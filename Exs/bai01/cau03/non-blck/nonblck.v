==> flow/design.v <==
module nonblck (ck,data_in,data_out); 
	input ck; 
	input [7:0] data_in; 
	output [7:0] data_out;
	reg [7:0] data_out; 
	reg [7:0] stage_1; 
	reg [7:0] stage_2; 
	reg [7:0] stage_3; 
	always @ (posedge ck) begin 
		stage_1 <= data_in; 
		stage_2 <= stage_1; 
		stage_3 <= stage_2; 
		data_out <= stage_3; 
	end 
endmodule
Tool chain data of nonblck:

The steps from the RTL of nonblck to its reports follow in flow order.
Line numbers count from 1 in the design file above.
A cell with -- has no value.

* design top: nonblck
* clock port: ck
* cell library: sky130hd
* timing corner: tt_025C_1v80

After elaboration:

Counts by Yosys on the flattened word-level netlist (proc, flatten, opt, wreduce; memories kept). Register bits leave out memories and registers merged into their read ports (data or address); mux counts leave out enables and synchronous resets folded into registers. Print and check cells are left out. Cells with the same type and inputs are merged into one.

* bits in registers: 32
* bits in latches: 0
* memory bits (writable): 0
* bits in read-only memories: 0
* clocked read ports x word width: 0
* memory cells: 0
* output and inout bits: 8
* cells after elaboration: 4

* add/subtract/negate cells: 0
* $mul: 0
* divide/modulo/power cells: 0
* $lt $le $gt $ge: 0
* eq/ne operators: 0
* shifts and indexed selects: 0
* multiplexer cells: 0
* bitwise logic cells: 0
* reductions and logical operators: 0

Logic depth:

Yosys ltp: most cells in a row. Word level: on the elaborated netlist, between registers, memories and ports. Mapped: between sequential cells and ports; inverters and the memories' decode and read muxes count.

* depth after elaboration: 0
* ABC_AREA: 0
* depth in mapped cells: 0
* gate-level depth less buffers: 0

Netlist:

The flow's flattened synthesis, as Yosys stat reports it; memories are mapped. The netlist is that of the ABC_AREA named above (0 if unset); the other value can give another one.

Cell types
* sky130_fd_sc_hd__dfxtp_1: count 32, area in all 640.614 um^2

* cells in the netlist: 32
* synthesis area: 640.6 um^2
* sequential part of the area: 640.6 um^2
* flip-flops: 32

Path before layout:

Path of least setup slack by OpenSTA after synthesis, without wires, with an ideal clock, recovery checks aside; 20% of the period is set as input and as output delay. Where synthesis merged equal registers, the netlist keeps one of their names.

* kind: register to output
* start point: register data_out[0]
* end point: output data_out[0]
* clock period: 748 ps
* launch time at the first pin: 0 ps
* arrival time: 331 ps
* required time: 598 ps
* path slack: 268 ps
* path delay: 331 ps
* stages: 1
* path buffers: 0
* synthesis period reached: 480 ps

"path delay" = arrival - input delay + setup time.
At an output port there is no setup time.
"stages" counts driving pins, that of a launching flip-flop among them; a cell with two outputs on the path counts twice.
"synthesis period reached" = period - worst setup slack (recovery checks aside). The figure is calculated, with input and output delays left at 20% of the set period.

* path through: sky130_fd_sc_hd__dfxtp_1
* length of the longest elaborated chain: 0
* elaborated cells between the ends (all ways): 0

Ends and longest elaborated chain, post-synthesis
* start: declaration: RTL line 4 `output [7:0] data_out;`
* start: assignment: RTL line 13 `data_out <= stage_3;`
* end: declaration: RTL line 4

Timing after layout:

From the final timing report of record 1: the path of least setup slack in the routed layout; clock arrival at registers is part of the times.
The path's times are printed in steps of 10 ps; the period is the one set.

* kind: register to output
* start point: register data_out[1]
* end point: output data_out[1]
* clock period: 779 ps
* launch time at the first pin: 290 ps
* arrival time: 730 ps
* required time: 620 ps
* path slack: -110 ps
* stages: 2
* path buffers: 1

* path through: sky130_fd_sc_hd__dfxtp_2 sky130_fd_sc_hd__buf_6
* length of the longest elaborated chain: 0
* elaborated cells between the ends (all ways): 0

Ends and longest elaborated chain, after layout
* start: declaration: RTL line 4 `output [7:0] data_out;`
* start: assignment: RTL line 13 `data_out <= stage_3;`
* end: declaration: RTL line 4

--- measured runs ---
Settings and measured results of 2 stored flow runs for module nonblck (sky130hd), not sorted in any way. The constraints put input and output delay at 20% of the set period each and load the outputs with 0.01 pF.
"achieved period" means the clock period less the worst setup slack. The figure is calculated, with input and output delays left at 20% of the set period.

### Record 1

Settings: `period_ns=0.779`, `CORE_UTILIZATION=39`, `SETUP_SLACK_MARGIN=0.06`, `PLACE_DENSITY_LB_ADDON=0.22`, `CORE_ASPECT_RATIO=1.07`, `CELL_PAD_IN_SITES_GLOBAL_PLACEMENT=3`, `CTS_CLUSTER_SIZE=72`, `CTS_CLUSTER_DIAMETER=159`, `MIN_ROUTING_LAYER=met1`, `CAP_MARGIN=20`, `CORE_MARGIN=2`, `SLEW_MARGIN=20`

- Standard-cell area after routing: 855.8 um^2
- Total negative setup slack: -803 ps
- Worst setup slack after layout: -107 ps
- Synthesis area: 640.6 um^2
- Achieved period: 886 ps
- Final design utilization: 0.543
- Area inside the die boundary: 1983.0 um^2

### Record 2

Settings: `period_ns=0.302`, `CAP_MARGIN=20`, `CORE_MARGIN=2`, `CORE_UTILIZATION=40`, `SLEW_MARGIN=20`

- Standard-cell area after routing: 905.9 um^2
- Total negative setup slack: -6209 ps
- Worst setup slack after layout: -498 ps
- Synthesis area: 640.6 um^2
- Achieved period: 800 ps
- Final design utilization: 0.601
- Area inside the die boundary: 1937.8 um^2
--- end ---
